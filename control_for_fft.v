==> flow/design.v <==
module control_for_fft(clk, insignal,sink_valid,sink_ready,sink_error,sink_sop,sink_eop, inverse, outreal,outimag, fft_pts);
input clk; 
input [11:0] insignal;
output reg sink_valid, sink_sop,sink_eop, inverse, sink_ready;
output reg [1:0] sink_error;
output [11:0] outreal, outimag;
output reg [10:0] fft_pts;
reg [9:0] count;
initial
	begin
		count=10'd1;
		inverse=0; 
		sink_valid=0; 
		sink_ready=1;
		sink_error=2'b00;
		fft_pts=11'd1024;
	end
assign outreal=insignal;
assign outimag=12'd0;
always @(posedge clk)
begin 
	begin
		count<= count+1'b1;
	end
	if (count==10'd1023)
		begin
			sink_eop<=1;
		end
	if (count==10'd0)
		begin
			sink_eop<=0;
			sink_sop<=1;
			sink_valid<=1;
		end
	if (count==10'd1)
		begin
			sink_sop<=0;
		end
end
endmodule
Tool chain data of control_for_fft
The steps from the RTL of control_for_fft to its reports follow in flow order. Line numbers count from 1 in the design file above. Cell names lack the library's common part. A cell with - has no value.

Top: control_for_fft. Clock input: clk. Cell library: sky130hd. Timing corner: tt_025C_1v80.

Word-level counts
Yosys after proc, flatten, opt, wreduce and memory -nomap, before mapping. Enables and synchronous resets that opt folds into registers are not counted as muxes. Memory bits, and registers merged into a memory's read port (data or address), are not among the register bits. Print and check cells are not counted. Equal cells are merged and count once.

For register bits the number is 13. The figure for bits in latches is 0. Under RAM bits stands 0. Bits in read-only memories: 0. The entry for clocked read ports x word width reads 0. The figure for memories is 0. The figure for bits of input ports is 13. Under output and inout port bits stands 42. The entry for elaborated cells reads 8.

The figure for $add $sub $neg is 1. For multipliers the number is 0. The figure for div/mod/pow operators is 0. The entry for magnitude comparators reads 0. Equal/unequal tests: 2. The figure for shifts and indexed selects is 0. The figure for mux-type cells is 0. The figure for bitwise gates (word level) is 0. For reduce/logical cells the number is 1.

Operators by type and width (count): 10-bit by 1-bit adder with 10-bit output with constant B (1); 10-bit by 1-bit == test with 1-bit output with constant B (1); 10-bit == test with constant B (1); 10-bit logical NOT (1).

Longest topological paths
Yosys ltp: most cells in a row. Word level: on the elaborated netlist, between registers, memories and ports. Mapped: between sequential cells and ports; inverters and the memories' decode and read muxes count.

Depth in word-level cells: 1. Under ABC_AREA stands 0. Depth in mapped cells: 5. The entry for gate-level depth less buffers reads 5.

Synthesis result
Source: synth_stat.txt of the flow (Yosys; design flattened, memories mapped). It holds for the ABC_AREA given above (unset counts as 0); a run with the other value may have another netlist. Totals and module areas in this step are rounded.

The figure for cells in the netlist is 85. The entry for mapped area reads 820 um^2. Flip-flops: 13. The figure for buffer cells is 39.

Cells by type: buf_4 (count 39, total area 292.781 um^2); dfxtp_1 (count 12, total area 240.23 um^2); xnor2_1 (count 7, total area 61.309 um^2); ha_1 (count 3, total area 37.536 um^2); edfxtp_1 (count 1, total area 30.029 um^2); or4_4 (count 2, total area 22.522 um^2); and4_1 (count 2, total area 17.517 um^2); nor3_4 (count 1, total area 16.266 um^2); a2bb2oi_2 (count 1, total area 15.014 um^2); nand3_1 (count 3, total area 15.014 um^2); nand4_1 (count 2, total area 12.512 um^2); inv_1 (count 3, total area 11.261 um^2); and4_2 (count 1, total area 10.01 um^2); xor2_1 (count 1, total area 8.758 um^2); conb_1 (count 2, total area 7.507 um^2); nand2_1 (count 2, total area 7.507 um^2); nor2_1 (count 2, total area 7.507 um^2); a31oi_1 (count 1, total area 6.256 um^2).

Worst setup path after synthesis
OpenSTA on the mapped netlist: ideal clock, no wires. The path of least setup slack (recovery checks aside). Input and output delay are each 20% of the period. Register names are those of the netlist, which keeps one name where synthesis merged equal registers.

Kind: register -> register. From: reg count[7]. To: reg sink_valid. Clock period: 1.61 ns. Setup time: 0.315 ns. Data arrival time: 1.071 ns. The entry for required time reads 1.295 ns. Under path slack stands 0.224 ns. Delay of the path: 1.386 ns. The figure for stages on the path is 3. Under path buffers stands 0. Under period reached after synthesis stands 1.386 ns.

"delay of the path" = arrival - input delay + setup time. "stages on the path": output pins that drive a net of the path, with the launching flip-flop's if there is one; two outputs of one cell count as two. "period reached after synthesis" = period - worst setup slack (recovery checks aside). The figure is calculated, with input and output delays left at 20% of the set period. The rows between start and end are the longest chain of elaborated cells between them; the timing report does not say that the signal goes this way. Where chains are equally long, one stands for them. Each line given opens the expression or statement behind the cell; cells for indexed reads and writes are added by Yosys, which also makes memories of some case tables.

Cell sequence: dfxtp_1 -> or4_4 -> nor3_4. For cells in the longest elaborated chain the number is 1. Elaborated cells between the ends (all ways): 1. The entry for source lines of those cells reads 1.

RTL lines, path post-synthesis: start: declaration (RTL line 8) `reg [9:0] count;`; start: assignment (RTL line 23) `count<= count+1'b1;`; 10-bit logical NOT (RTL line 29) `if (count==10'd0)`; end: assignment (RTL line 33) `sink_valid<=1;`; end: declaration (RTL line 4) `output reg sink_valid, sink_sop,sink_eop, inverse, sink_ready;`.

Worst path after layout
From the final timing report of stored run 1: the path of least setup slack in the routed layout; clock arrival at registers is part of the times.

Kind: register -> output. From: reg sink_sop. To: out sink_sop. Clock period: 1.77 ns. Output delay: 0.35 ns. Data arrival time: 1.14 ns. The entry for required time reads 1.42 ns. Under path slack stands 0.27 ns. The figure for stages on the path is 2. Under path buffers stands 1.

Cell sequence: dfxtp_1 -> clkdlybuf4s50_1. For cells in the longest elaborated chain the number is 0. Elaborated cells between the ends (all ways): 0. The entry for source lines of those cells reads 0.

RTL lines, path after layout: start: declaration (RTL line 4) `output reg sink_valid, sink_sop,sink_eop, inverse, sink_ready;`; start: assignment (RTL line 32) `sink_sop<=1;`; start: assignment (RTL line 37) `sink_sop<=0;`; end: declaration (RTL line 4).

Wiki page: control_for_fft / flow data

Design control_for_fft on sky130hd. What follows are 2 stored runs of the flow, each under its own settings; their order means nothing. The constraints put input and output delay at 20% of the set period each and load the outputs with 0.01 pF. "period achieved" means the clock period less the worst setup slack. The figure is calculated, with input and output delays left at 20% of the set period. "time used up by the worst setup path" means the part of the period allowed to the worst setup path (the constraints hold back 20% at inputs and 20% at outputs) less its slack; where the path has registers, the arrival times of their clocks count too. "total power after layout" is the tool's figure for a default switching activity; nothing was simulated. Measured values are rounded.

Stored run 1 has these settings: period_ns 1.77; CORE_UTILIZATION 16; PLACE_DENSITY_LB_ADDON 0.28; CORE_ASPECT_RATIO 0.76; CELL_PAD_IN_SITES_GLOBAL_PLACEMENT 2; CELL_PAD_IN_SITES_DETAIL_PLACEMENT 1; ABC_AREA 0; GPL_ROUTABILITY_DRIVEN 0; CTS_CLUSTER_SIZE 14; CAP_MARGIN 0; SLEW_MARGIN 10; MAX_ROUTING_LAYER met5; CORE_MARGIN 2. For the lowest hold slack the run shows 0.47 ns. The total power after layout reads 590 µW. The standard-cell area of the final layout is 780 um^2. The worst setup slack after layout stands at 0.27 ns. The die outline area reads 5700 um^2. The time used up by the worst setup path stands at 1.14 ns. Worst path kind: register -> output. The period achieved comes to 1.495 ns. The synthesized cell area stands at 820 um^2.

Stored run 2 has these settings: period_ns 1.65; CORE_UTILIZATION 18; CAP_MARGIN 20; CORE_MARGIN 2; SLEW_MARGIN 20. The die outline area reads 5100 um^2. The standard-cell area of the final layout is 760 um^2. The time used up by the worst setup path stands at 1.12 ns. Worst path kind: register -> output. For the lowest hold slack the run shows 0.47 ns. The total power after layout reads 630 µW. The worst setup slack after layout stands at 0.20 ns. The synthesized cell area stands at 820 um^2. The period achieved comes to 1.451 ns.
